==> flow/design.v <==
`timescale 1ns / 1ps
module multiplier(prod, busy, mc, mp, clk, start);
output [15:0] prod;
output busy;
input [7:0] mc, mp;
input clk, start;
reg [7:0] A, Q, M;
reg Q_1;
reg [3:0] count;
wire [7:0] sum, difference;
always @(posedge clk)
begin
if (start) begin
A <= 8'b0;
M <= mc;
Q <= mp;
Q_1 <= 1'b0;
count <= 4'b0;
end
else begin
case ({Q[0], Q_1})
2'b0_1 : {A, Q, Q_1} <= {sum[7], sum, Q};
2'b1_0 : {A, Q, Q_1} <= {difference[7], difference, Q};
default: {A, Q, Q_1} <= {A[7], A, Q};
endcase
count <= count + 1'b1;
end
end
alu adder (sum, A, M, 1'b0);
alu subtracter (difference, A, ~M, 1'b1);
assign prod = {A, Q};
assign busy = (count < 8);
endmodule
module alu(out, a, b, cin);
output [7:0] out;
input [7:0] a;
input [7:0] b;
input cin;
assign out = a + b + cin;
endmodule
* From RTL to reports: multiplier
What the tools print for multiplier, step after step.
Line numbers count from 1 in the design file above.
Operators carry their Yosys type and port widths (W data, S select, Z words).
Library cell names are shortened.
The mark - stands for no value.
- Top module :: multiplier
- Clock input :: clk
- Library :: sky130hd
- Timing corner :: tt_025C_1v80

* Word level
Counts by Yosys on the flattened word-level netlist (proc, flatten, opt, wreduce; memories kept). Register bits leave out memories and registers merged into their read ports (data or address). Print and check cells are left out. Cells with the same type and inputs are merged into one.
- Add/subtract/negate cells :: 4
- $lt $le $gt $ge :: 1
- Equality and inequality tests :: 2
- Muxes and demuxes :: 3
- Bitwise gates (word level) :: 1
- Reductions and logical operators :: 1
** Operator list (number)
- $pmux W8 S2 :: 2
- $add A8 B8 Y8 :: 2
- $add A8 B1 Y8 const B :: 1
- $not A8 Y8 :: 1
- $mux W8 :: 1
- $add A4 B1 Y4 const B :: 1
- $lt A4 B4 Y1 const B :: 1
- $eq A2 B1 Y1 const B :: 1
- $eq A2 B2 Y1 const B :: 1
- $reduce_bool A2 Y1 :: 1
- Bits in registers :: 29
- Input bits :: 18
- Cells after elaboration :: 18

* Depth
Longest topological path by Yosys (ltp), each cell counted once; first at word level (registers and memories cut), then after technology mapping (sequential cells cut; the memories' decode and read muxes count).
- Depth after elaboration :: 5
- ABC_AREA :: 0
- Depth in mapped cells :: 8
- Gate-level depth less buffers :: 8

* Netlist
Yosys stat after the flow's synthesis: flattened, memories mapped to cells. It holds for the ABC_AREA given above (unset counts as 0); a run with the other value may have another netlist.
Totals and module areas in this step are rounded.
** Cell types
- dfxtp_1 :: number 21, total area 420.403 sq um
- edfxtp_1 :: number 8, total area 240.23 sq um
- ha_1 :: number 18, total area 225.216 sq um
- inv_1 :: number 25, total area 93.84 sq um
- mux2_2 :: number 7, total area 78.826 sq um
- a21oi_1 :: number 9, total area 45.043 sq um
- nor2_1 :: number 12, total area 45.043 sq um
- xnor2_1 :: number 5, total area 43.792 sq um
- fa_1 :: number 2, total area 40.038 sq um
- nand2_1 :: number 9, total area 33.782 sq um
- nand2b_1 :: number 5, total area 31.28 sq um
- a211oi_1 :: number 4, total area 30.029 sq um
- o211ai_1 :: number 4, total area 30.029 sq um
- a2111oi_0 :: number 3, total area 26.275 sq um
- o21ai_0 :: number 5, total area 25.024 sq um
- o2111a_1 :: number 2, total area 22.522 sq um
- mux2i_1 :: number 2, total area 20.019 sq um
- o311a_1 :: number 2, total area 20.019 sq um
Not listed: further types 24, cells in them 36.
- Mapped cells :: 179
- Mapped area :: 1728 sq um
- Area of sequential cells :: 660.6 sq um
- Flip-flop cells :: 29
The figures by module come from a second, unflattened synthesis with its own total; it is not the netlist above.
- Cell total of the unflattened synthesis :: 179
- Area (unflattened synthesis) :: 1774 sq um
Each row is one instance without its submodules.
** By module
- multiplier :: times used 1, cells 93, area 1084 sq um, sequential area 660.6 sq um
- alu :: times used 2, cells 43, area 345.3 sq um, sequential area 0.0 sq um

* Path before layout
OpenSTA on the mapped netlist: ideal clock, no wires. The path of least setup slack (recovery checks aside). Input and output delay are each 20% of the period. Register names are those of the netlist, which keeps one name where synthesis merged equal registers.
- Path kind :: register -> register
- Start :: register A[0]
- End :: register A[5]
- Period :: 4.3 ns
- Setup time :: 0.122 ns
- Launch time at the first pin :: 0.000 ns
- Arrival time :: 1.880 ns
- Path slack :: 2.299 ns
- Delay of the path :: 2.002 ns
- Driving pins on the path :: 9
- Buffers on the path :: 0
- Synthesis period reached :: 2.001 ns
"delay of the path" = arrival - input delay + setup time.
"driving pins on the path" counts driving pins, that of a launching flip-flop among them; a cell with two outputs on the path counts twice.
"synthesis period reached" = period - worst setup slack (recovery checks aside). The figure is calculated, with input and output delays left at 20% of the set period.
Between the ends stands the longest chain of elaborated cells between them, by number of cells; it is not shown to be the way that was timed. Of several equally long chains one is given.
Each line given opens the expression or statement behind the cell; cells for indexed reads and writes are added by Yosys, which also makes memories of some case tables.
- Cells stage by stage :: dfxtp_1 > inv_1 > ha_1 > fa_1 > nand2b_1 > a21o_1 > a211oi_1 > a21oi_1 > o311a_1
- Cells in the longest elaborated chain :: 3
** Ends and longest elaborated chain, post-synthesis
- start: declaration :: RTL line 7 : reg [7:0] A, Q, M;
- start: assignment :: RTL line 14 : A <= 8'b0;
- $add A8 B8 Y8 :: RTL line 39 : assign out = a + b + cin;
- $add A8 B1 Y8 :: RTL line 39
- $pmux W8 S2 :: RTL line 21 : case ({Q[0], Q_1})
- end: assignment :: RTL line 14
- end: declaration :: RTL line 7

* Timing after layout
Path of least setup slack in the final report of flow run 1 (OpenROAD, finished layout, wires in). Where an end is a register, its clock arrival counts in the times.
- Path kind :: register -> register
- Start :: register M[1]
- End :: register A[7]
- Period :: 2.31 ns
- Setup time :: 0.13 ns
- Launch time at the first pin :: 0.27 ns
- Arrival time :: 2.10 ns
- Path slack :: 0.34 ns
- Driving pins on the path :: 8
- Buffers on the path :: 0
Between the ends stands the longest chain of elaborated cells between them, by number of cells; it is not shown to be the way that was timed. Of several equally long chains one is given.
- Cells stage by stage :: edfxtp_1 > inv_2 > ha_4 > nor2b_4 > o31a_1 > o2111a_1 > o41ai_2 > o211ai_1
- Cells in the longest elaborated chain :: 4
** Ends and longest elaborated chain, after layout
- start: declaration :: RTL line 7 : reg [7:0] A, Q, M;
- start: assignment :: RTL line 15 : M <= mc;
- $not A8 Y8 :: RTL line 30 : alu subtracter (difference, A, ~M, 1'b1);
- $add A8 B8 Y8 :: RTL line 39 : assign out = a + b + cin;
- $add A8 B1 Y8 :: RTL line 39
- $pmux W8 S2 :: RTL line 21 : case ({Q[0], Q_1})
- end: assignment :: RTL line 14 : A <= 8'b0;
- end: declaration :: RTL line 7

## Implementation results

Flow measurements of multiplier on sky130hd: 2 stored runs with different settings, listed in no order. Input and output delays are each 20% of the period that was set; the output load is 0.01 pF.
"clock period achieved": clock period set for the run, less the worst setup slack. It is reckoned from that one timing run; input and output delays stay at 20% of the period that was set.
"worst setup path time": the worst setup path's part of the clock period (all of it between registers, 20% less for each end at a port) less its slack. A launch clock that arrives late makes it longer, a capture clock that arrives late makes it shorter.
By "total power of the final layout" is meant OpenSTA's value without simulated activity: inputs other than the clock are taken to toggle once in ten clock periods, and the tool carries that through the logic.
The results are shown rounded.

** Flow run 1
- Settings :: period_ns=2.31; SETUP_SLACK_MARGIN=0.57; CAP_MARGIN=20; CORE_MARGIN=2; CORE_UTILIZATION=40; SLEW_MARGIN=20
- Area of the standard cells in the finished layout :: 2395 sq um
- Synthesis area :: 1728 sq um
- Clock period achieved :: 1.966 ns
- Setup total negative slack :: 0.000 ns
- Total die area :: 4862 sq um
- Setup slack of the worst path :: 0.344 ns
- Total power of the final layout :: 0.00181 W
- Worst setup path time :: 1.97 ns
- Class of the worst setup path :: register -> register

** Flow run 2
- Settings :: period_ns=2.31; CORE_UTILIZATION=58; SETUP_SLACK_MARGIN=0.35; PLACE_DENSITY_LB_ADDON=0.29; TNS_END_PERCENT=95; GPL_TIMING_DRIVEN=1; CTS_CLUSTER_SIZE=22; MAX_ROUTING_LAYER=met5; CAP_MARGIN=20; CORE_MARGIN=2; SLEW_MARGIN=20
- Total die area :: 3432 sq um
- Worst setup path time :: 1.97 ns
- Class of the worst setup path :: register -> register
- Area of the standard cells in the finished layout :: 2301 sq um
- Total power of the final layout :: 0.001694 W
- Clock period achieved :: 1.973 ns
- Setup total negative slack :: 0.000 ns
- Synthesis area :: 1728 sq um
- Setup slack of the worst path :: 0.337 ns
